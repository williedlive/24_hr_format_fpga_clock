==> flow/design.v <==
`timescale 1ns / 1ps
module Seven_Segment_Display(  
    input clk,  
    input [3:0] minute_ones,  
    input [3:0] minute_tens,
    input [3:0] hour_ones,
    input [3:0] hour_tens,
    output reg [6:0] seg,
    output reg [3:0] an
    );
    reg [1:0] digit_display = 0;
    reg [6:0] display [3:0];
    reg [18:0] counter = 0;
    parameter max_count = 500_000;  
    wire [3:0] four_bit [3:0];
    assign four_bit[0] = minute_ones;
    assign four_bit[1] = minute_tens;
    assign four_bit[2] = hour_ones;
    assign four_bit[3] = hour_tens;
    always @(posedge clk) begin
        if (counter < max_count) begin
            counter <= counter + 1;
        end else begin
            digit_display <= digit_display + 1;
             counter <= 0;
        end
        case(four_bit[digit_display])
            4'b0000 : display[digit_display] <= 7'b1000000; 
            4'b0001 : display[digit_display] <= 7'b1111001; 
            4'b0010 : display[digit_display] <= 7'b0100100; 
            4'b0011 : display[digit_display] <= 7'b0110000; 
            4'b0100 : display[digit_display] <= 7'b0011001; 
            4'b0101 : display[digit_display] <= 7'b0010010; 
            4'b0110 : display[digit_display] <= 7'b0000010; 
            4'b0111 : display[digit_display] <= 7'b1111000; 
            4'b1000 : display[digit_display] <= 7'b0000000; 
            4'b1001 : display[digit_display] <= 7'b0011000; 
            4'b1010 : display[digit_display] <= 7'b0001000; 
            4'b1011 : display[digit_display] <= 7'b0000011; 
            4'b1011 : display[digit_display] <= 7'b1000110; 
            4'b1011 : display[digit_display] <= 7'b0100001; 
            4'b1011 : display[digit_display] <= 7'b0000110; 
            default : display[digit_display] <= 7'b0001110; 
        endcase
        case(digit_display)  
            0: begin
                an <= 4'b1110;
                seg <= display[0];
            end
            1: begin
                an <= 4'b1101;
                seg <= display[1];
            end
            2: begin
                an <= 4'b1011;
                seg <= display[2];
            end
            3: begin
                an <= 4'b0111;
                seg <= display[3];
            end
        endcase
    end  
endmodule
# Tool chain data of Seven_Segment_Display
# Tool output for the design above, in the order of the flow.
# Lines are those of the file above, counted from 1.
# Operators: Yosys type, input widths -> output width; for muxes data width and select width s.
# Not given: n/a
# setup
design,Seven_Segment_Display
clock,clk
library,sky130hd
pvt_corner,tt_025C_1v80

# Elaborated design
# Counts by Yosys on the flattened word-level netlist (proc, flatten, opt, wreduce; memories kept). Register bits leave out memories and registers merged into their read ports (data or address); mux counts leave out enables and synchronous resets folded into registers. Print and check cells are left out. Cells with the same type and inputs are merged into one.
# Memory sizes are those after Yosys's memory passes, which may raise the word count (mostly to a power of two), join words into wider ones and drop unused or constant bits.
# bits
reg_bits,32
ram_bits,28
mem_count,1
output_inout_bits,11
wordCells,65
# mem_list
name,words,width,line,rtl
display,4,7,12,reg [6:0] display [3:0];
# op_classes
n_addsub,2
n_cmp,1
eq_ne,14
mux,28
n_logic,12
n_reduce_logical,3
# op_table
op,n
$mux 7,12
$pmux 4 s4,2
$pmux 7 s4,1
$add 19x1->19 const B,1
$lt 19x19->1 const B,1
$eq 4x3->1 const B,4
$eq 4x4->1 const B,4
$mux 1,13
$or 1x1->1,12
$reduce_or 12->1,1
$eq 4x2->1 const B,2
$eq 2x2->1 const B,2
$eq 4x1->1 const B,1
$logic_not 4->1,1
$add 2x1->2 const B,1
$eq 2x1->1 const B,1
$logic_not 2->1,1

# Depth
# Depth = most cells in a row (Yosys ltp): at word level without a register or memory, in the mapped netlist without a sequential cell, where the memories' decode and read muxes count.
# logic_depth
word_depth,16
ABC_AREA,0
ltp_mapped,8
ltp_nobuf,6

# Netlist
# Yosys stat after the flow's synthesis: flattened, memories mapped to cells. It holds for the ABC_AREA given above (unset counts as 0); a run with the other value may have another netlist.
# Totals and module areas in this step are rounded.
# synth_totals
mapped_cells,217
mapped_area_um2,2490
seqArea_um2,1500
flip_flops,60
buf_cells,15
# by_type
type,n,area_total_um2
sky130_fd_sc_hd__edfxtp_1,30,900.864
sky130_fd_sc_hd__dfxtp_1,30,600.576
sky130_fd_sc_hd__a222oi_1,10,100.096
sky130_fd_sc_hd__nor2_1,22,82.579
sky130_fd_sc_hd__a21oi_1,15,75.072
sky130_fd_sc_hd__ha_1,5,62.56
sky130_fd_sc_hd__xnor2_1,7,61.309
sky130_fd_sc_hd__xor2_1,7,61.309
sky130_fd_sc_hd__buf_2,10,50.048
sky130_fd_sc_hd__nand3_1,8,40.038
sky130_fd_sc_hd__nand4_1,6,37.536
sky130_fd_sc_hd__and4_1,4,35.034
sky130_fd_sc_hd__inv_1,8,30.029
sky130_fd_sc_hd__nand2_1,8,30.029
sky130_fd_sc_hd__and3_1,4,25.024
sky130_fd_sc_hd__mux2i_4,1,22.522
sky130_fd_sc_hd__o21ai_0,4,20.019
sky130_fd_sc_hd__nor2b_1,3,18.768
# Other cell types: 27; their cells: 35.

# Path before layout
# Source: OpenSTA report_checks on the synthesized netlist (no wires, ideal clock, input and output delay 20% of the period each), path of least setup slack; recovery checks are left aside. Register names are those of the netlist, which keeps one name where synthesis merged equal registers.
# synth_path
kind,register to register
from,register digit_display[0]
to,memory display[0][3]
tclk_ps,3000
setup_ps,217
t_first_pin_ps,0
t_arrival_ps,1796
required_ps,2783
slack_ps,988
path_delay_ps,2013
stages,6
path_buffers,0
period_less_setup_slack_ps,2012
# "path_delay_ps" = arrival - input delay + setup time.
# "stages": output pins that drive a net of the path, with the launching flip-flop's if there is one; two outputs of one cell count as two.
# "period_less_setup_slack_ps" is the clock period less the worst setup slack; recovery checks do not enter. This is arithmetic on one report: input and output delays are still those of the set period (20% each).
# Between the ends stands the longest chain of elaborated cells between them, by number of cells; it is not shown to be the way that was timed. Of several equally long chains one is given.
# A line is the first line of the expression or statement that the cell stems from. Yosys adds cells for indexed reads and writes and turns some case tables into memories.
# The path ends at the data pin of a flip-flop with enable; ways to the enable are not counted.
# synth_between
path_cell_list,sky130_fd_sc_hd__edfxtp_1 -> sky130_fd_sc_hd__ha_1 -> sky130_fd_sc_hd__a222oi_1 -> sky130_fd_sc_hd__mux2i_4 -> sky130_fd_sc_hd__xnor2_1 -> sky130_fd_sc_hd__a211oi_1
elab_chain_cells,16
cone_cells,42
classes_between,eq/ne: 14; mux: 25; reduce/logical: 3
# synth_lines
item,line,rtl
"start, declared",11,reg [1:0] digit_display = 0;
"start, assigned",24,digit_display <= digit_display + 1;
$eq 2x2->1,27,case(four_bit[digit_display])
$pmux 4 s4,27,
$eq 4x1->1,27,
$mux 1,27,
$mux 7 (12 in a row),n/a,
"end, declared",12,reg [6:0] display [3:0];

# Worst path after layout
# Path of least setup slack in the final report of flow run A (OpenROAD, finished layout, wires in). Where an end is a register, its clock arrival counts in the times.
# The report prints the path's times to 10 ps; the period is as set.
# layout_path
kind,input to register
from,input port hour_tens[0]
to,memory display[0][0]
tclk_ps,3890
input_delay_ps,780
setup_ps,250
t_first_pin_ps,780
t_arrival_ps,2530
required_ps,3960
slack_ps,1430
stages,5
path_buffers,1
# Between the ends stands the longest chain of elaborated cells between them, by number of cells; it is not shown to be the way that was timed. Of several equally long chains one is given.
# The path ends at the data pin of a flip-flop with enable; ways to the enable are not counted.
# layout_between
path_cell_list,sky130_fd_sc_hd__clkdlybuf4s50_1 -> sky130_fd_sc_hd__a222oi_1 -> sky130_fd_sc_hd__a21oi_1 -> sky130_fd_sc_hd__xor2_1 -> sky130_fd_sc_hd__o32ai_1
elab_chain_cells,15
cone_cells,38
classes_between,eq/ne: 11; mux: 25; reduce/logical: 2
# layout_lines
item,line,rtl
"start, declared",7,"input [3:0] hour_tens,"
$pmux 4 s4,27,case(four_bit[digit_display])
$eq 4x1->1,27,
$mux 1,27,
$mux 7 (12 in a row),n/a,
"end, declared",12,reg [6:0] display [3:0];

# Design Seven_Segment_Display on sky130hd. What follows are 2 stored runs of the flow, each under its own settings; their order means nothing. The constraints put input and output delay at 20% of the set period each and load the outputs with 0.01 pF.
# By "period_reached_ps" is meant the clock period of the run minus its worst setup slack. This is arithmetic on one report: input and output delays are still those of the set period (20% each).
# "critical_path_time_ps" is the time allowed to the run's worst setup path (the clock period less input and output delay, where it has them) less its slack. Clock arrival times count: a late capture clock shortens it, a late launch clock lengthens it.
# "power_total_mw": no workload was simulated; the value follows from the tool's default switching activity.
# "critical_path_time_ps" is given in steps of 10 ps.
# Measured values are rounded.
# A setting shown as -- is not set for that run.
item,flow run A,flow run B
period_ns,3.89,2.35
CORE_UTILIZATION,30,48
PLACE_DENSITY_LB_ADDON,0.08,--
HOLD_SLACK_MARGIN,0.18,--
CELL_PAD_IN_SITES_GLOBAL_PLACEMENT,0,--
TNS_END_PERCENT,50,--
CTS_CLUSTER_DIAMETER,238,--
CAP_MARGIN,15,20
SLEW_MARGIN,25,20
CORE_MARGIN,2,2
synth_chip_area_um2,2490,2490
design_die_area_um2,9050,5790
post_route_stdcell_area_um2,3100,3060
utilization_frac,0.381,0.602
setup_worst_slack_ps,1430,144
setupTns_ps,0,0
hold_ws_ps,467,467
power_total_mw,1.35,1.94
period_reached_ps,2462,2206
critical_path_time_ps,1680,2210
path_kind,input to register,register to register
